==> flow/design.v <==
module buzzer(clk, sw, high_sw, num, buzz);
input clk, sw, high_sw;
input [3:0] num;
output reg buzz;
reg [25:0] limiter = 25_000_000;
reg [25:0] counter = 0;
always @(*) begin
	case (num)
		1: limiter = 25_000_000 / (high_sw == 1 ? 262 : 523);	 
		2: limiter = 25_000_000 / (high_sw == 1 ? 294 : 587);	 
		3: limiter = 25_000_000 / (high_sw == 1 ? 330 : 659);	 
		4: limiter = 25_000_000 / (high_sw == 1 ? 349 : 698);	 
		5: limiter = 25_000_000 / (high_sw == 1 ? 392 : 784);	 
		6: limiter = 25_000_000 / (high_sw == 1 ? 440 : 880);    
		7: limiter = 25_000_000 / (high_sw == 1 ? 494 : 988);    
		8: limiter = 25_000_000 / (high_sw == 1 ? 523 : 1047);   
		9: limiter = 25_000_000 / (high_sw == 1 ? 587 : 1175);   
		0: limiter = 25_000_000 / (high_sw == 1 ? 659 : 1319);   
		default: limiter = 0;
	endcase
end
always @(posedge clk) begin
	if (sw == 0) begin
		counter = counter + 1;
		if (counter >= limiter) begin
			if (limiter > 0)
				buzz = ~buzz;
			else
				buzz = 0;
			counter = 0;
		end
	end
end
endmodule
Tool chain data of buzzer

Tool output for the design above, in the order of the flow.
Lines are those of the file above, counted from 1.
Cell names lack the library's common part.
A cell with n/a has no value.

Top module: buzzer
Clock input: clk
Standard-cell library: sky130hd
Library corner: tt_025C_1v80

After elaboration

Yosys after proc, flatten, opt, wreduce and memory -nomap, before mapping. Enables and synchronous resets that opt folds into registers are not counted as muxes. Memory bits, and registers merged into a memory's read port (data or address), are not among the register bits. Print and check cells are not counted. Equal cells are merged and count once.

$add $sub $neg: 1
$mul: 0
Divide/modulo/power cells: 10
Magnitude comparators: 2
Equal/unequal tests: 9
Shifts and indexed selects: 0
Muxes and demuxes: 11
Bitwise gates (word level): 2
Reductions and logical operators: 2

Operator list:

| operator                                                               | count |
| 26-bit by 32-bit divider with 32-bit output (first input constant)     | 10 |
| 26-bit case mux with 10-bit select                                     | 1 |
| 10-bit 2-to-1 mux                                                      | 7 |
| 11-bit 2-to-1 mux                                                      | 3 |
| 26-bit by 1-bit adder with 26-bit output (second input constant)       | 1 |
| 26-bit by 1-bit > comparator with 1-bit output (second input constant) | 1 |
| 26-bit >= comparator                                                   | 1 |
| 4-bit by 3-bit == test with 1-bit output (second input constant)       | 4 |
| 4-bit by 2-bit == test with 1-bit output (second input constant)       | 2 |
| 4-bit == test (second input constant)                                  | 2 |
| 4-bit by 1-bit == test with 1-bit output (second input constant)       | 1 |
| 4-bit logical NOT                                                      | 1 |
| 1-bit inverter                                                         | 2 |
| 2-bit AND reduction                                                    | 1 |

Register bits: 27
Bits in latches: 0
Bits in writable memories: 0
Memory bits (read-only): 0
Word width x clocked read ports: 0
Memories kept: 0
Input port bits: 7
Output and inout bits: 1

Logic depth

Longest topological path by Yosys (ltp), each cell counted once; first at word level (registers and memories cut), then after technology mapping (sequential cells cut; the memories' decode and read muxes count).

Depth in word-level cells: 5
ABC_AREA: 0
Mapped depth: 434
Gate-level depth less buffers: 398

After synthesis

Yosys stat after the flow's synthesis: flattened, memories mapped to cells. It holds for the ABC_AREA given above (unset counts as 0); a run with the other value may have another netlist.

Cell types:

| cell type | count | total area (sq um) |
| ha_1      | 265   | 3315.68 |
| a21oi_1   | 304   | 1.52E+03 |
| nor2_1    | 389   | 1460.15 |
| xnor2_1   | 155   | 1.36E+03 |
| nand2_1   | 261   | 979.69 |
| o21ai_0   | 191   | 955.917 |
| a21o_1    | 115   | 863.328 |
| edfxtp_1  | 27    | 810.778 |
| xor2_1    | 90    | 788.256 |
| o21a_1    | 98    | 735.706 |
| nor3_1    | 120   | 600.576 |
| mux2_2    | 52    | 585.562 |
| nand3_1   | 112   | 560.538 |
| nand2b_1  | 79    | 494.224 |
| nor2b_1   | 74    | 462.944 |
| inv_1     | 99    | 371.606 |
| nand4_1   | 59    | 369.104 |
| a31oi_1   | 56    | 350.336 |

Not listed: further types 107, cells in them 893.

Cells in the netlist: 3439
Synthesis area: 23799.1 sq um
Sequential area: 810.8 sq um
Flip-flop cells: 27
Buffers: 102

Timing after synthesis

OpenSTA on the mapped netlist: ideal clock, no wires. The path of least setup slack (recovery checks aside). Input and output delay are each 20% of the period. Register names are those of the netlist, which keeps one name where synthesis merged equal registers.

Kind: input to register
Start point: input port num[2]
End point: register buzz
Period: 92.7 ns
Library setup time: 0.294 ns
Launch time at the first pin: 18.540 ns
Data arrival time: 92.145 ns
Required time: 92.406 ns
Setup slack: 0.261 ns
Delay of the path: 73.899 ns
Driving pins on the path: 419
Synthesis period reached: 92.439 ns

"delay of the path" is the arrival time less input delay plus setup time.
"driving pins on the path": output pins that drive a net of the path, with the launching flip-flop's if there is one; two outputs of one cell count as two.
"synthesis period reached" is the clock period less the worst setup slack; recovery checks do not enter. This is arithmetic on one report: input and output delays are still those of the set period (20% each).
The path ends at the enable pin of a flip-flop; only ways to that pin are counted.

Cell sequence: buf_4 > clkbuf_1 > or3_1 > inv_1 > ha_1 > a221oi_1 > ha_1 > o21a_1 > o21ai_1 > a2111oi_2 > o21ai_0 > nor2_1 > ha_1 > a21oi_1 > nand2_1 > a221o_1 > a21oi_1 > o31ai_4 > (+383 left out) > a21oi_1 > nor2b_1 > o21ai_0 > nand2b_1 > a21oi_1 > nor2b_1 > o21ai_0 > nand2b_1 > a21oi_1 > nor2b_1 > o21ai_0 > nand2b_1 > a21oi_1 > nor2b_1 > o21ai_0 > nand2b_1 > clkbuf_1 > and2_1
Elaborated cells on any way between the ends: 13
RTL lines with such cells: 2
Classes of those cells: compare: 1; eq/ne: 9; mux: 1; reduce/logical: 2

Ends and longest elaborated chain, after synthesis:

| element         | RTL line | source |
| start, declared | 3        | `input [3:0] num;` |
| end, assigned   | 27       | `buzz = ~buzz;` |
| end, assigned   | 29       | `buzz = 0;` |
| end, declared   | 4        | `output reg buzz;` |

Chain of elaborated cells between the ends: none given.

Path in the finished layout

Path of least setup slack in the final report of run 1 (OpenROAD, finished layout, wires in). Where an end is a register, its clock arrival counts in the times.

Kind: input to register
Start point: input port num[2]
End point: register buzz
Period: 129.0 ns
Library setup time: 0.28 ns
Launch time at the first pin: 25.80 ns
Data arrival time: 113.54 ns
Required time: 128.97 ns
Setup slack: 15.44 ns
Driving pins on the path: 389

The path ends at the enable pin of a flip-flop; only ways to that pin are counted.

Cell sequence: clkdlybuf4s50_1 > or3_1 > inv_1 > ha_1 > inv_1 > a22o_1 > a221oi_1 > o21ai_4 > buf_4 > ha_1 > nand3_1 > a2111oi_2 > o21ai_0 > nor2_1 > ha_1 > nand3_1 > nor2_1 > nand2_1 > (+353 left out) > nand2b_1 > a21oi_1 > nor2b_1 > o21ai_0 > nand2b_1 > a21oi_1 > nor2b_1 > o21ai_0 > nand2b_1 > a21oi_1 > nor2b_1 > o21ai_0 > nand2b_1 > a21oi_1 > nor2b_1 > o21ai_0 > nand2b_1 > and2_1
Elaborated cells on any way between the ends: 13
RTL lines with such cells: 2
Classes of those cells: compare: 1; eq/ne: 9; mux: 1; reduce/logical: 2

Ends and longest elaborated chain, after layout:

| element         | RTL line | source |
| start, declared | 3        | `input [3:0] num;` |
| end, assigned   | 27       | `buzz = ~buzz;` |
| end, assigned   | 29       | `buzz = 0;` |
| end, declared   | 4        | `output reg buzz;` |

Chain of elaborated cells between the ends: none given.

2 stored runs of buzzer in the flow (synthesis by Yosys, layout by OpenROAD, sky130hd cells), in arbitrary order. Constraints: input delay and output delay 20% of the set period each, output load 0.01 pF.
By "achieved period" is meant the clock period of the run minus its worst setup slack. This is arithmetic on one report: input and output delays are still those of the set period (20% each).
By "critical path time" is meant the share of the clock period that the worst setup path is allowed (20% is reserved at inputs, 20% at outputs), minus its slack. Clock arrival times at its registers enter into it.
Settings: . = not set for that run.

| item                                           | run 1             | run 2             |
| period_ns                                      | 129.0             | 83.5              |
| CORE_UTILIZATION                               | 47                | 18                |
| SETUP_SLACK_MARGIN                             | 5.0               | 5.0               |
| PLACE_DENSITY                                  | 0.65              | .                 |
| CORE_ASPECT_RATIO                              | 0.68              | 1.25              |
| CELL_PAD_IN_SITES_DETAIL_PLACEMENT             | 1                 | 2                 |
| CTS_CLUSTER_DIAMETER                           | 400               | .                 |
| MAX_ROUTING_LAYER                              | met4              | met5              |
| CAP_MARGIN                                     | 20                | 20                |
| CORE_MARGIN                                    | 2                 | 2                 |
| SLEW_MARGIN                                    | 20                | 10                |
| PLACE_DENSITY_LB_ADDON                         | .                 | 0.08              |
| HOLD_SLACK_MARGIN                              | .                 | 0.13              |
| ABC_AREA                                       | .                 | 0                 |
| MIN_ROUTING_LAYER                              | .                 | met1              |
| cell area after synthesis (sq um)              | 23799.1           | 23799.1           |
| die footprint (sq um)                          | 52486.3           | 135160.0          |
| standard-cell area of the final layout (sq um) | 24672.4           | 34134.0           |
| utilization of the finished layout             | 0.497             | 0.259             |
| smallest setup slack (ns)                      | 15.439            | 4.250             |
| total negative slack on setup checks (ns)      | 0.000             | 0.000             |
| smallest hold slack (ns)                       | 0.595             | 0.655             |
| achieved period (ns)                           | 113.561           | 79.250            |
| critical path time (ns)                        | 87.76             | 62.55             |
| worst setup path type                          | input to register | input to register |
