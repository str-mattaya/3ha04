==> flow/design.v <==
module musicbox(clk, sw1, sw2, sw3, spk1);
input clk, sw1, sw2, sw3;
output reg spk1;
reg [25:0] clk_counter = 0;
reg [25:0] limiter = 25_000_000;
parameter hundred = 3, ten = 8, digit = 6;  
reg [3:0] num = 10;
always @(*) begin
	if (sw1 == 0) begin
		num = hundred;
	end else if (sw2 == 0) begin
		num = ten;
	end else if (sw3 == 0) begin
		num = digit;
	end else begin
		num = 10;
	end
	case(num)
		1: limiter = 25_000_000 / 262;  
		2: limiter = 25_000_000 / 294;  
		3: limiter = 25_000_000 / 330;  
		4: limiter = 25_000_000 / 349;  
		5: limiter = 25_000_000 / 392;  
		6: limiter = 25_000_000 / 440;  
		7: limiter = 25_000_000 / 494;  
		8: limiter = 25_000_000 / 524;  
		9: limiter = 25_000_000 / 587;  
		0: limiter = 25_000_000 / 659;  
		default: limiter = 0;		    
	endcase
end
always @(posedge clk) begin
	clk_counter = clk_counter + 1;
	if (clk_counter >= limiter) begin
		if (limiter > 0) begin
			spk1 = ~spk1;
		end else begin
			spk1 = 0;
		end
		clk_counter = 0;
	end
end
endmodule
Step by step through the tools: musicbox. What the tools print for musicbox, step after step. Lines are those of the file above, counted from 1. Operators carry their Yosys type and port widths (W data, S select, Z words). Library cell names are shortened. Not given: --

Top module: musicbox. Clock: clk. Cell library: sky130hd. Timing corner: tt_025C_1v80.

Elaborated design. Yosys after proc, flatten, opt, wreduce and memory -nomap, before mapping. Enables and synchronous resets that opt folds into registers are not counted as muxes. Memory bits, and registers merged into a memory's read port (data or address), are not among the register bits. Print and check cells are not counted. Equal cells are merged and count once. Yosys's memory passes give these memory sizes; they may raise the number of words (mostly to a power of two), join words into wider ones and drop unused or constant bits.

For register bits after elaboration the number is 27. The entry for ROM bits reads 272. For memories kept the number is 1. Input bits: 4. The figure for output and inout port bits is 1. Under elaborated cells stands 10.

For add/sub/neg operators the number is 1. Magnitude comparators: 2. The entry for multiplexer cells reads 3. Bitwise logic cells: 1.

Memories: (name not given) (depth 16, width 17, read ports 1, wr ports 0, line 18) `case(num)`.

Operator list (number): $add A26 B1 Y26 const B (1); $gt A26 B1 Y1 const B (1); $ge A26 B26 Y1 (1); $mux W4 (3); $not A1 Y1 (1).

Depth. Longest topological path by Yosys (ltp), each cell counted once; first at word level (registers and memories cut), then after technology mapping (sequential cells cut; the memories' decode and read muxes count).

The figure for depth in word-level cells is 3. The entry for ABC_AREA reads 0. For mapped depth the number is 12. Under gate-level depth less buffers stands 11.

Mapped cells and area. Source: synth_stat.txt of the flow (Yosys; design flattened, memories mapped). It holds for the ABC_AREA given above (unset counts as 0); a run with the other value may have another netlist.

Cell types: dfxtp_1 (number 26, area in all 520.499 um^2); ha_1 (number 18, area in all 225.216 um^2); nor4_1 (number 19, area in all 118.864 um^2); xnor2_1 (number 11, area in all 96.342 um^2); o21ai_0 (number 16, area in all 80.077 um^2); nand4_1 (number 11, area in all 68.816 um^2); nand2_1 (number 16, area in all 60.058 um^2); xor2_1 (number 6, area in all 52.55 um^2); nand3_1 (number 9, area in all 45.043 um^2); nor2_1 (number 11, area in all 41.29 um^2); a21boi_0 (number 4, area in all 30.029 um^2); edfxtp_1 (number 1, area in all 30.029 um^2); and4_1 (number 3, area in all 26.275 um^2); inv_1 (number 7, area in all 26.275 um^2); a21oi_1 (number 5, area in all 25.024 um^2); nor4_2 (number 2, area in all 25.024 um^2); nor4_4 (number 1, area in all 21.27 um^2); nor3_1 (number 4, area in all 20.019 um^2).

Not listed: further types 27, cells in them 40.

The entry for cells in the netlist reads 210. Under cell area after synthesis stands 1805.5 um^2. For sequential area the number is 550.5 um^2. For flip-flops the number is 27. The entry for buffer cells reads 9.

Path before layout. Source: OpenSTA report_checks on the synthesized netlist (no wires, ideal clock, input and output delay 20% of the period each), path of least setup slack; recovery checks are left aside. Register names are those of the netlist, which keeps one name where synthesis merged equal registers.

Path type: reg-to-reg. From: reg clk_counter[3]. To: reg spk1. Under period stands 4.19 ns. The entry for library setup time reads 0.258 ns. The figure for time at the first pin is 0.000 ns. For arrival the number is 3.001 ns. Required time: 3.932 ns. For setup slack the number is 0.931 ns. Path delay: 3.259 ns. The entry for driving pins on the path reads 10. Under path buffers stands 0. Under period reached after synthesis stands 3.259 ns.

"path delay" is the arrival time less input delay plus setup time. "driving pins on the path": output pins that drive a net of the path, with the launching flip-flop's if there is one; two outputs of one cell count as two. "period reached after synthesis" = period - worst setup slack (recovery checks aside). The figure is calculated, with input and output delays left at 20% of the set period. Between the ends stands the longest chain of elaborated cells between them, by number of cells; it is not shown to be the way that was timed. Of several equally long chains one is given. Each line given opens the expression or statement behind the cell; cells for indexed reads and writes are added by Yosys, which also makes memories of some case tables.

Path through: dfxtp_1 > nand4_1 > or3_1 > o21a_1 > or2_2 > ha_1 > a21o_1 > a221oi_1 > nand3_1 > or4_4. Cells in the longest elaborated chain: 2. The figure for elaborated cells on any way between the ends is 2. For source lines of those cells the number is 2. Classes of those cells: 1 x add/sub; 1 x compare.

RTL lines, path post-synthesis: from (decl) (line 4) `reg [25:0] clk_counter = 0;`; from (assign) (line 33) `clk_counter = clk_counter + 1;`; from (assign) (line 40) `clk_counter = 0;`; $add A26 B1 Y26 (line 33); $ge A26 B26 Y1 (line 34) `if (clk_counter >= limiter) begin`; to (assign) (line 36) `spk1 = ~spk1;`; to (assign) (line 38) `spk1 = 0;`; to (decl) (line 3) `output reg spk1;`.

Timing after layout. Path of least setup slack in the final report of stored run 2 (OpenROAD, finished layout, wires in). Where an end is a register, its clock arrival counts in the times.

Path type: input-to-reg. From: in sw2. To: reg spk1. Under period stands 6.74 ns. Under input delay stands 1.35 ns. The entry for library setup time reads 0.24 ns. The figure for time at the first pin is 1.35 ns. For arrival the number is 4.17 ns. Required time: 6.78 ns. For setup slack the number is 2.61 ns. The entry for driving pins on the path reads 10. Under path buffers stands 1.

Between the ends stands the longest chain of elaborated cells between them, by number of cells; it is not shown to be the way that was timed. Of several equally long chains one is given. The chain passes a memory read, where the word-level depth is cut; so it can be longer than that depth. The path ends at the enable pin of a flip-flop; only ways to that pin are counted.

Path through: clkdlybuf4s50_1 > nand2_1 > inv_1 > nand2_1 > ha_1 > nand2b_1 > a21oi_1 > o311ai_0 > nand3_1 > or4_4. Cells in the longest elaborated chain: 4. The figure for elaborated cells on any way between the ends is 4. For source lines of those cells the number is 4. Classes of those cells: 1 x compare; 2 x mux; 1 x memory.

RTL lines, path post-layout: from (decl) (line 2) `input clk, sw1, sw2, sw3;`; $mux W4 (line 11) `end else if (sw2 == 0) begin`; $mux W4 (line 9) `if (sw1 == 0) begin`; $mem_v2 Z16 W17 (line 18) `case(num)`; $ge A26 B26 Y1 (line 34) `if (clk_counter >= limiter) begin`; to (assign) (line 36) `spk1 = ~spk1;`; to (assign) (line 38) `spk1 = 0;`; to (decl) (line 3) `output reg spk1;`.

Subject: musicbox on sky130hd, stored results

Hello all,

2 stored runs of musicbox in the flow (synthesis by Yosys, layout by OpenROAD, sky130hd cells), in arbitrary order. Constraints: input delay and output delay 20% of the set period each, output load 0.01 pF. "reached clock period" means the clock period less the worst setup slack. The figure is calculated, with input and output delays left at 20% of the set period. By "time on the worst setup path" is meant the share of the clock period that the worst setup path is allowed (20% is reserved at inputs, 20% at outputs), minus its slack. Clock arrival times at its registers enter into it. "power consumption" rests on the timing tool's default activity at the inputs, not on a simulated workload.

Files of stored run 1:
==> flow/run.sh <==
#!/bin/bash
# the make line also repeats the synthesis and layout settings of config.mk as NAME=value (left out here)
make -C /OpenROAD-flow-scripts/flow DESIGN_CONFIG=/design/flow/config.mk WORK_HOME=/design/flow/orfs CLKGATE_MAP_FILE= finish
==> flow/config.mk <==
export PLATFORM = sky130hd
export DESIGN_NAME = musicbox
export DESIGN_NICKNAME = musicbox
export VERILOG_FILES = /design/flow/design.v
export SDC_FILE = /design/flow/constraint.sdc
export NUM_CORES = 4
export LEC_CHECK = 0
export ABC_AREA = 1
export CAP_MARGIN = 20
export CELL_PAD_IN_SITES_DETAIL_PLACEMENT = 2
export CELL_PAD_IN_SITES_GLOBAL_PLACEMENT = 1
export CORE_ASPECT_RATIO = 0.69
export CORE_MARGIN = 2
export CORE_UTILIZATION = 51
export GPL_ROUTABILITY_DRIVEN = 1
export PLACE_DENSITY_LB_ADDON = 0.1
export SETUP_SLACK_MARGIN = 0.64
export SLEW_MARGIN = 20
==> flow/constraint.sdc <==
create_clock -name core_clock -period 3.81 [get_ports {clk}]
set_input_delay 0.7620 -clock core_clock [delete_from_list [all_inputs] [get_ports {clk}]]
set_output_delay 0.7620 -clock core_clock [all_outputs]
set_load 0.01 [all_outputs]

Outcome of stored run 1: no final report: placement broke off with DPL-0033.

Files of stored run 2:
==> flow/run.sh <==
#!/bin/bash
# the make line also repeats the synthesis and layout settings of config.mk as NAME=value (left out here)
make -C /OpenROAD-flow-scripts/flow DESIGN_CONFIG=/design/flow/config.mk WORK_HOME=/design/flow/orfs CLKGATE_MAP_FILE= finish
==> flow/config.mk <==
export PLATFORM = sky130hd
export DESIGN_NAME = musicbox
export DESIGN_NICKNAME = musicbox
export VERILOG_FILES = /design/flow/design.v
export SDC_FILE = /design/flow/constraint.sdc
export NUM_CORES = 4
export LEC_CHECK = 0
export CAP_MARGIN = 20
export CORE_MARGIN = 2
export CORE_UTILIZATION = 21
export CTS_CLUSTER_SIZE = 57
export GPL_TIMING_DRIVEN = 0
export MIN_ROUTING_LAYER = met1
export SETUP_SLACK_MARGIN = 0.24
export SLEW_MARGIN = 20
==> flow/constraint.sdc <==
create_clock -name core_clock -period 6.74 [get_ports {clk}]
set_input_delay 1.3480 -clock core_clock [delete_from_list [all_inputs] [get_ports {clk}]]
set_output_delay 1.3480 -clock core_clock [all_outputs]
set_load 0.01 [all_outputs]

Results of stored run 2. The time on the worst setup path comes to 2.78 ns. Class of the worst setup path: input-to-reg. The utilization in the final report stands at 0.247. The reached clock period reads 4.131 ns. The std-cell area (final layout) comes to 2043.2 um^2. The worst hold slack after layout comes to 0.571 ns. The area inside the die boundary comes to 9354.8 um^2. The power consumption stands at 287.9 µW. The measured area of the synthesized netlist is 1805.5 um^2. For the summed negative setup slack the run shows 0.000 ns. The setup slack of the worst path is 2.609 ns.

Thanks
